==> flow/design.v <==
module DE1_SoC (CLOCK_50, HEX0, HEX1, HEX2, HEX3, HEX4, HEX5, KEY, SW); 
 input CLOCK_50;
 input  [3:3] KEY;
 input [9:9] SW;
 clock_divider cdiv (CLOCK_50, Clock); 
 wire [31:0] Clock; 
 parameter whichClock = 20; 
 output reg [0:6] HEX2, HEX3, HEX4, HEX5;
 output [0:6] HEX0, HEX1;
 assign HEX2 = 7'b1111111;
 assign HEX3 = 7'b1111111; 
 assign HEX4 = 7'b1111111;
 wire [5:0] dotORdash;
 wire IN, dot, dash;
	userInput length(.Clock(Clock[whichClock]), .IN(~KEY[3]), .dot, .dash, .dotORdash);
	morse code(.Clock(Clock[whichClock]), .reset(SW[9]), .dot, .dash, .D_1(HEX1), .D_0(HEX0));
	always @(dot or dash or dotORdash)
		if (dotORdash >= 6'b000110)
			HEX5 = ~(7'b1000000);
		else if(dotORdash >= 6'b000001 & dotORdash <= 6'b000101)
			HEX5 = ~(7'b1111111);
		else 
		   HEX5 = ~(7'b0000000);
 endmodule 
 module clock_divider (clock, divided_clocks); 
 input clock; 
 output [31:0] divided_clocks; 
 reg [31:0] divided_clocks; 
 initial 
 divided_clocks = 0; 
 always @(posedge clock) 
 divided_clocks = divided_clocks + 1; 
endmodule
== From RTL to reports: clock_divider ==
The steps from the RTL of clock_divider to its reports follow in flow order.
Lines are those of the file above, counted from 1.
Cell names lack the library's common part.
Not given: n/a
Set-up
  top: clock_divider
  clock port: clock
  cell library: sky130hd
  timing corner: tt_025C_1v80

== After elaboration ==
Source: Yosys, flattened and elaborated, memories not mapped. Widths are those after wreduce; folded enables and synchronous resets count as part of the registers. Registers that Yosys merges into a memory's read port (data or address) are not register bits. Print and check cells do not count. Equal cells are merged and count once.
Storage and ports
  word width x clocked read ports: 0
  memory bits (writable): 0
  bits in latches: 0
  bits of input ports: 1
  ROM bits: 0
  memory cells: 0
  bits in registers: 32
Operators by class
  add/sub/neg operators: 1
  shift operators: 0
  equal/unequal tests: 0
  reductions and logical operators: 0
  divide/modulo/power cells: 0
  multipliers: 0
  $lt $le $gt $ge: 0
  bitwise gates (word level): 0
  muxes and demuxes: 0
Operators with widths (count)
  32-bit by 1-bit adder with 32-bit output (second input constant): 1

== Logic depth ==
Longest topological path by Yosys (ltp), each cell counted once; first at word level (registers and memories cut), then after technology mapping (sequential cells cut; the memories' decode and read muxes count).
Logic depth
  depth after elaboration: 1
  ABC_AREA: 1
  mapped depth: 8

== After synthesis ==
The flow's flattened synthesis, as Yosys stat reports it; memories are mapped. The netlist is that of the ABC_AREA named above (0 if unset); the other value can give another one.
Cell types
  dfxtp_1: count 32, total area 640.614 um^2
  nand2_1: count 88, total area 330.317 um^2
  nor2_1: count 29, total area 108.854 um^2
  xor2_1: count 8, total area 70.067 um^2
  inv_1: count 18, total area 67.565 um^2
  nor2_4: count 6, total area 67.565 um^2
  nand3b_1: count 8, total area 60.058 um^2
  nor2_8: count 3, total area 60.058 um^2
  xnor2_1: count 5, total area 43.792 um^2
  nand3_1: count 7, total area 35.034 um^2
  nand2_4: count 3, total area 33.782 um^2
  xor2_2: count 2, total area 32.531 um^2
  nor2_2: count 5, total area 31.28 um^2
  nand2_2: count 4, total area 25.024 um^2
  ha_1: count 1, total area 12.512 um^2
  o21ai_0: count 1, total area 5.005 um^2
  inv_2: count 1, total area 3.754 um^2
Synthesis totals
  flip-flop cells: 32
  cell count: 221
  chip area (Yosys): 1627.8 um^2

== Path before layout ==
OpenSTA on the mapped netlist: ideal clock, no wires. The path of least setup slack (recovery checks aside). Input and output delay are each 20% of the period. Register names are those of the netlist, which keeps one name where synthesis merged equal registers.
Timing post-synthesis
  path type: reg2reg
  start: reg divided_clocks[1]
  end: reg divided_clocks[20]
  path buffers: 0
  slack: 1.152 ns
  stages on the path: 9
  arrival time: 1.226 ns
  period: 2.49 ns
  data required time: 2.378 ns
  delay of the path: 1.338 ns
  period reached after synthesis: 1.338 ns
"delay of the path" = arrival - input delay + setup time.
"stages on the path": output pins that drive a net of the path, with the launching flip-flop's if there is one; two outputs of one cell count as two.
"period reached after synthesis" = period - worst setup slack (recovery checks aside). The figure is calculated, with input and output delays left at 20% of the set period.
Between the ends stands the longest chain of elaborated cells between them, by number of cells; it is not shown to be the way that was timed. Of several equally long chains one is given.
Each line given opens the expression or statement behind the cell; cells for indexed reads and writes are added by Yosys, which also makes memories of some case tables.
On the way, post-synthesis
  cell sequence: dfxtp_1 > ha_1 > nand2_2 > nor2_8 > nand2_4 > nor2_8 > nand2_1 > nand2_1 > nand2_1
  cells in the longest elaborated chain: 1
  elaborated cells between the ends (all ways): 1
  classes of those cells: add/sub: 1
Ends and longest elaborated chain, post-synthesis
  start, declared: line 27  | output [31:0] divided_clocks;
  start, assigned: line 32  | divided_clocks = divided_clocks + 1;
  32-bit by 1-bit adder with 32-bit output: line 32
  end, assigned: line 32
  end, declared: line 27

== Timing after layout ==
Path of least setup slack in the final report of flow run A (OpenROAD, finished layout, wires in). Where an end is a register, its clock arrival counts in the times.
Timing after layout
  path type: reg2out
  start: reg divided_clocks[18]
  end: out divided_clocks[18]
  data required time: 1.75 ns
  period: 2.19 ns
  stages on the path: 2
  slack: 0.43 ns
  path buffers: 1
  arrival time: 1.33 ns
On the way, after layout
  cell sequence: dfxtp_1 > clkdlybuf4s50_1
  cells in the longest elaborated chain: 0
  elaborated cells between the ends (all ways): 0
Ends and longest elaborated chain, after layout
  start, declared: line 27  | output [31:0] divided_clocks;
  start, assigned: line 32  | divided_clocks = divided_clocks + 1;
  end, declared: line 27

clock_divider through Yosys and OpenROAD on sky130hd: 2 stored runs, unordered, with their settings and measured results. The constraints put input and output delay at 20% of the set period each and load the outputs with 0.01 pF.
"achieved clock period (ns)" means the clock period less the worst setup slack. The figure is calculated, with input and output delays left at 20% of the set period.
"worst setup path time (ns)": the worst setup path's part of the clock period (all of it between registers, 20% less for each end at a port) less its slack. A launch clock that arrives late makes it longer, a capture clock that arrives late makes it shorter.
"finish__power__total" rests on the timing tool's default activity at the inputs, not on a simulated workload.

settings of flow run A
{
  "period_ns": 2.19,
  "CORE_UTILIZATION": 60,
  "SETUP_SLACK_MARGIN": 0.58,
  "PLACE_DENSITY_LB_ADDON": 0.06,
  "TNS_END_PERCENT": 15,
  "ABC_AREA": 1,
  "GPL_ROUTABILITY_DRIVEN": 1,
  "MIN_ROUTING_LAYER": "met2",
  "CAP_MARGIN": 20,
  "CORE_MARGIN": 2,
  "SLEW_MARGIN": 20
}
report of flow run A
yosys chip area after synthesis (um^2): 1627.8
finish__design__die__area: 3145.5
finish__design__instance__utilization: 0.8254
finish__timing__setup__ws: 0.426
finish__power__total: 9.706e-04
achieved clock period (ns): 1.764
worst setup path time (ns): 1.33
worst setup path kind: reg2out

settings of flow run B
{
  "period_ns": 1.75,
  "CORE_UTILIZATION": 18,
  "SETUP_SLACK_MARGIN": -0.07,
  "PLACE_DENSITY_LB_ADDON": 0.13,
  "CORE_ASPECT_RATIO": 0.57,
  "TNS_END_PERCENT": 45,
  "ABC_AREA": 0,
  "GPL_TIMING_DRIVEN": 0,
  "MIN_ROUTING_LAYER": "met2",
  "CAP_MARGIN": 20,
  "CORE_MARGIN": 2,
  "SLEW_MARGIN": 20
}
report of flow run B
yosys chip area after synthesis (um^2): 1318.8
finish__design__die__area: 8054.9
finish__design__instance__utilization: 0.2825
finish__timing__setup__ws: 0.075
finish__power__total: 1.725e-03
achieved clock period (ns): 1.675
worst setup path time (ns): 1.67
worst setup path kind: reg2reg
